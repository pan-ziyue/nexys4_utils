==> flow/design.v <==
module Enter(
    input [4:0] BTN_OK,
    input clk,
    input [3:0] ctrl,
    output reg [31:0] Ai = 32'h557EF7E0, 
    output reg [31:0] Bi = 32'hD7BDFBD9,
    output reg [7:0] blink
);
    reg [2:0] blink_bit = 3'b111;
    always @(*) begin
        if(ctrl[0])
            case (blink_bit)
                3'b000: blink <= 8'b00000001;
                3'b001: blink <= 8'b00000010;
                3'b010: blink <= 8'b00000100;
                3'b011: blink <= 8'b00001000;
                3'b100: blink <= 8'b00010000;
                3'b101: blink <= 8'b00100000;
                3'b110: blink <= 8'b01000000;
                3'b111: blink <= 8'b10000000;
            endcase
        else
            blink <= 8'b00000000;
    end
    always @(posedge clk) begin
        if(ctrl[0]) begin
            if(BTN_OK[4])
                blink_bit <= blink_bit + 1;
            else if(BTN_OK[2])
                blink_bit <= blink_bit - 1;
            else if(BTN_OK[3]) begin
                case (blink_bit)
                    3'b000:begin
                        if (ctrl[3:1]==3'b000) Ai[3:0] <= Ai[3:0] + 1;
                        else if(ctrl[3:1]==3'b001) Bi[3:0] <= Bi[3:0] + 1;
                    end
                    3'b001:begin
                        if (ctrl[3:1]==3'b000) Ai[7:4] <= Ai[7:4] + 1;
                        else if(ctrl[3:1]==3'b001) Bi[7:4] <= Bi[7:4] + 1;
                    end
                    3'b010:begin
                        if (ctrl[3:1]==3'b000) Ai[11:8] <= Ai[11:8] + 1;
                        else if(ctrl[3:1]==3'b001) Bi[11:8] <= Bi[11:8] + 1;
                    end
                    3'b011:begin
                        if (ctrl[3:1]==3'b000) Ai[15:12] <= Ai[15:12] + 1;
                        else if(ctrl[3:1]==3'b001) Bi[15:12] <= Bi[15:12] + 1;
                    end
                    3'b100:begin
                        if (ctrl[3:1]==3'b000) Ai[19:16] <= Ai[19:16] + 1;
                        else if(ctrl[3:1]==3'b001) Bi[19:16] <= Bi[19:16] + 1;
                    end
                    3'b101:begin
                        if (ctrl[3:1]==3'b000) Ai[23:20] <= Ai[23:20] + 1;
                        else if(ctrl[3:1]==3'b001) Bi[23:20] <= Bi[23:20] + 1;
                    end
                    3'b110:begin
                        if (ctrl[3:1]==3'b000) Ai[27:24] <= Ai[27:24] + 1;
                        else if(ctrl[3:1]==3'b001) Bi[27:24] <= Bi[27:24] + 1;
                    end
                    3'b111:begin
                        if (ctrl[3:1]==3'b000) Ai[31:28] <= Ai[31:28] + 1;
                        else if(ctrl[3:1]==3'b001) Bi[31:28] <= Bi[31:28] + 1;
                    end
                endcase
            end else if(BTN_OK[1]) begin
                case (blink_bit)
                    3'b000:begin
                        if (ctrl[3:1]==3'b000) Ai[3:0] <= Ai[3:0] - 1;
                        else if(ctrl[3:1]==3'b001) Bi[3:0] <= Bi[3:0] - 1;
                    end
                    3'b001:begin
                        if (ctrl[3:1]==3'b000) Ai[7:4] <= Ai[7:4] - 1;
                        else if(ctrl[3:1]==3'b001) Bi[7:4] <= Bi[7:4] - 1;
                    end
                    3'b010:begin
                        if (ctrl[3:1]==3'b000) Ai[11:8] <= Ai[11:8] - 1;
                        else if(ctrl[3:1]==3'b001) Bi[11:8] <= Bi[11:8] - 1;
                    end
                    3'b011:begin
                        if (ctrl[3:1]==3'b000) Ai[15:12] <= Ai[15:12] - 1;
                        else if(ctrl[3:1]==3'b001) Bi[15:12] <= Bi[15:12] - 1;
                    end
                    3'b100:begin
                        if (ctrl[3:1]==3'b000) Ai[19:16] <= Ai[19:16] - 1;
                        else if(ctrl[3:1]==3'b001) Bi[19:16] <= Bi[19:16] - 1;
                    end
                    3'b101:begin
                        if (ctrl[3:1]==3'b000) Ai[23:20] <= Ai[23:20] - 1;
                        else if(ctrl[3:1]==3'b001) Bi[23:20] <= Bi[23:20] - 1;
                    end
                    3'b110:begin
                        if (ctrl[3:1]==3'b000) Ai[27:24] <= Ai[27:24] - 1;
                        else if(ctrl[3:1]==3'b001) Bi[27:24] <= Bi[27:24] - 1;
                    end
                    3'b111:begin
                        if (ctrl[3:1]==3'b000) Ai[31:28] <= Ai[31:28] - 1;
                        else if(ctrl[3:1]==3'b001) Bi[31:28] <= Bi[31:28] - 1;
                    end
                endcase
            end 
        end
    end
endmodule  
# Step by step through the tools: Enter
# The steps from the RTL of Enter to its reports follow in flow order.
# Line numbers count from 1 in the design file above.
# A cell with - has no value.
[design]
design = "Enter"
clk_port = "clk"
cell_library = "sky130hd"
corner = "tt_025C_1v80"

# Word-level counts
# Source: Yosys, flattened and elaborated, memories not mapped. Widths are those after wreduce. Registers that Yosys merges into a memory's read port (data or address) are not register bits. Print and check cells do not count. Equal cells are merged and count once.
# Yosys's memory passes give these memory sizes; they may raise the number of words (mostly to a power of two), join words into wider ones and drop unused or constant bits.
[bits]
regBits = 67
mem_bits_ro = 64
mem_count = 1
output_inout_bits = 72
elab_cells = 199
[memory_table]
columns = ["memory", "words", "width", "read_ports", "wr", "line_no", "source"]
rows = [
  ["(no name shown)", 8, 8, 1, 0, 12, "case (blink_bit)"],
]
[classes]
addsub = 34
equal = 8
muxes = 115
bitwise = 3
n_reduce_logical = 21
[op_table]
columns = ["cell", "n"]
rows = [
  ["4-bit 2-to-1 mux", 112],
  ["4-bit by 1-bit adder with 4-bit output with constant B", 16],
  ["4-bit by 1-bit subtractor with 4-bit output with constant B", 16],
  ["7-bit AND reduction", 8],
  ["6-bit AND reduction", 8],
  ["3-bit equality test with constant B", 4],
  ["8-bit 2-to-1 mux", 1],
  ["3-bit by 1-bit equality test with 1-bit output with constant B", 2],
  ["3-bit by 2-bit equality test with 1-bit output with constant B", 2],
  ["3-bit zero test", 2],
  ["3-bit 2-to-1 mux", 2],
  ["2-bit nonzero test", 2],
  ["1-bit NOT", 3],
  ["3-bit by 1-bit adder with 3-bit output with constant B", 1],
  ["3-bit by 1-bit subtractor with 3-bit output with constant B", 1],
  ["2-bit AND reduction", 1],
]

# Depth
# Depth = most cells in a row (Yosys ltp): at word level without a register or memory, in the mapped netlist without a sequential cell, where the memories' decode and read muxes count.
[logic_depth]
word_depth = 6
ABC_AREA = 0
depth_mapped = 7
ltp_nobuf = 5

# Synthesis result
# Source: synth_stat.txt of the flow (Yosys; design flattened, memories mapped). It holds for the ABC_AREA given above (unset counts as 0); a run with the other value may have another netlist.
[synth_totals]
cell_count = 272
mapped_area_um2 = 3872.5
sequential_area_um2 = 2011.9
flip_flops = 67
[by_type]
columns = ["cell_type", "n", "type_area_um2"]
rows = [
  ["sky130_fd_sc_hd__edfxtp_1", 67, 2011.93],
  ["sky130_fd_sc_hd__ha_1", 39, 487.968],
  ["sky130_fd_sc_hd__fa_1", 16, 320.307],
  ["sky130_fd_sc_hd__xnor2_1", 33, 289.027],
  ["sky130_fd_sc_hd__xor2_1", 17, 148.893],
  ["sky130_fd_sc_hd__a21o_1", 16, 120.115],
  ["sky130_fd_sc_hd__nor3_2", 10, 100.096],
  ["sky130_fd_sc_hd__a21oi_1", 17, 85.082],
  ["sky130_fd_sc_hd__inv_1", 21, 78.826],
  ["sky130_fd_sc_hd__buf_6", 3, 33.782],
  ["sky130_fd_sc_hd__and2_1", 5, 31.28],
  ["sky130_fd_sc_hd__nand2_1", 7, 26.275],
  ["sky130_fd_sc_hd__and3_1", 3, 18.768],
  ["sky130_fd_sc_hd__nand3_4", 1, 17.517],
  ["sky130_fd_sc_hd__o21ba_4", 1, 16.266],
  ["sky130_fd_sc_hd__nor2_1", 4, 15.014],
  ["sky130_fd_sc_hd__nor3_1", 3, 15.014],
  ["sky130_fd_sc_hd__nor4b_1", 1, 8.758],
]
# Not listed: further types 8, cells in them 8.

# Path before layout
# Source: OpenSTA report_checks on the synthesized netlist (no wires, ideal clock, input and output delay 20% of the period each), path of least setup slack; recovery checks are left aside. Register names are those of the netlist, which keeps one name where synthesis merged equal registers.
[synth_timing]
path_type = "in2reg"
from = "input port BTN_OK[3]"
to = "register Ai[15]"
period_ns = 4.78
input_delay_ns = 0.956
setup_ns = 0.259
arrival_time_ns = 3.310
required_ns = 4.521
slack_ns = 1.210
path_delay_ns = 2.613
path_stages = 7
n_path_buf = 2
period_less_setup_slack_ns = 3.57
# "path_delay_ns" = arrival - input delay + setup time.
# "path_stages" counts driving pins, that of a launching flip-flop among them; a cell with two outputs on the path counts twice.
# "period_less_setup_slack_ns" is the clock period less the worst setup slack; recovery checks do not enter. This is arithmetic on one report: input and output delays are still those of the set period (20% each).
# The rows between start and end are the longest chain of elaborated cells between them; the timing report does not say that the signal goes this way. Where chains are equally long, one stands for them.
# Each line given opens the expression or statement behind the cell; cells for indexed reads and writes are added by Yosys, which also makes memories of some case tables.
# Ways into the end's enable are left out, as the timed path ends at the data pin.
[synth_via]
path_cell_list = "sky130_fd_sc_hd__buf_6 sky130_fd_sc_hd__buf_4 sky130_fd_sc_hd__inv_1 sky130_fd_sc_hd__ha_1 sky130_fd_sc_hd__a21o_1 sky130_fd_sc_hd__a21oi_1 sky130_fd_sc_hd__xnor2_1"
elab_chain_len = 1
[synth_rtl]
columns = ["item", "line_no", "source"]
rows = [
  ["from (decl)", 2, "input [4:0] BTN_OK,"],
  ["4-bit 2-to-1 mux", 31, "else if(BTN_OK[3]) begin"],
  ["to (assign)", 46, "if (ctrl[3:1]==3'b000) Ai[15:12] <= Ai[15:12] + 1;"],
  ["to (assign)", 81, "if (ctrl[3:1]==3'b000) Ai[15:12] <= Ai[15:12] - 1;"],
  ["to (decl)", 5, "output reg [31:0] Ai = 32'h557EF7E0,"],
]

# Worst path after layout
# From the final timing report of entry A: the path of least setup slack in the routed layout; clock arrival at registers is part of the times.
[layout_timing]
path_type = "in2out"
from = "input port ctrl[0]"
to = "output port blink[0]"
period_ns = 4.12
input_delay_ns = 0.82
out_delay_ns = 0.82
arrival_time_ns = 2.39
required_ns = 3.30
slack_ns = 0.91
path_stages = 4
n_path_buf = 2
# The rows between start and end are the longest chain of elaborated cells between them; the timing report does not say that the signal goes this way. Where chains are equally long, one stands for them.
[layout_via]
path_cell_list = "sky130_fd_sc_hd__clkdlybuf4s50_1 sky130_fd_sc_hd__nor2b_1 sky130_fd_sc_hd__and2_1 sky130_fd_sc_hd__clkdlybuf4s50_1"
elab_chain_len = 1
[layout_rtl]
columns = ["item", "line_no", "source"]
rows = [
  ["from (decl)", 4, "input [3:0] ctrl,"],
  ["8-bit 2-to-1 mux", 11, "if(ctrl[0])"],
  ["to (decl)", 7, "output reg [7:0] blink"],
]

# Record of 2 stored runs of the RTL-to-layout flow on Enter, platform sky130hd. The runs are unordered. Constraints: input delay and output delay 20% of the set period each, output load 0.01 pF.
# "achievedPeriod_ns" = clock period - worst setup slack. The figure is calculated, with input and output delays left at 20% of the set period.
# "final_power_uw" rests on the timing tool's default activity at the inputs, not on a simulated workload.

[[run]]
name = "entry A"
[run.settings]
period_ns = 4.12
SETUP_SLACK_MARGIN = 0.03
CAP_MARGIN = 20
CORE_MARGIN = 2
CORE_UTILIZATION = 40
SLEW_MARGIN = 20
[run.results]
setupTns_ns = 0.000
post_route_stdcell_area_um2 = 5009.8
worstSetupSlack_ns = 0.905
total_die_area_um2 = 10483.7
util_frac = 0.537
yosys_chip_area_um2 = 3872.5
final_power_uw = 1420
final_hold_ws_ns = 0.625
achievedPeriod_ns = 3.215

[[run]]
name = "entry B"
[run.settings]
period_ns = 2.56
CORE_UTILIZATION = 62
SETUP_SLACK_MARGIN = 0.04
PLACE_DENSITY_LB_ADDON = 0.16
CORE_MARGIN = 2
CELL_PAD_IN_SITES_DETAIL_PLACEMENT = 1
GPL_TIMING_DRIVEN = 1
CTS_CLUSTER_SIZE = 75
SLEW_MARGIN = 40
MAX_ROUTING_LAYER = "met5"
CAP_MARGIN = 20
[run.results]
outcome = "not finished: placement ended with error DPL-0033"
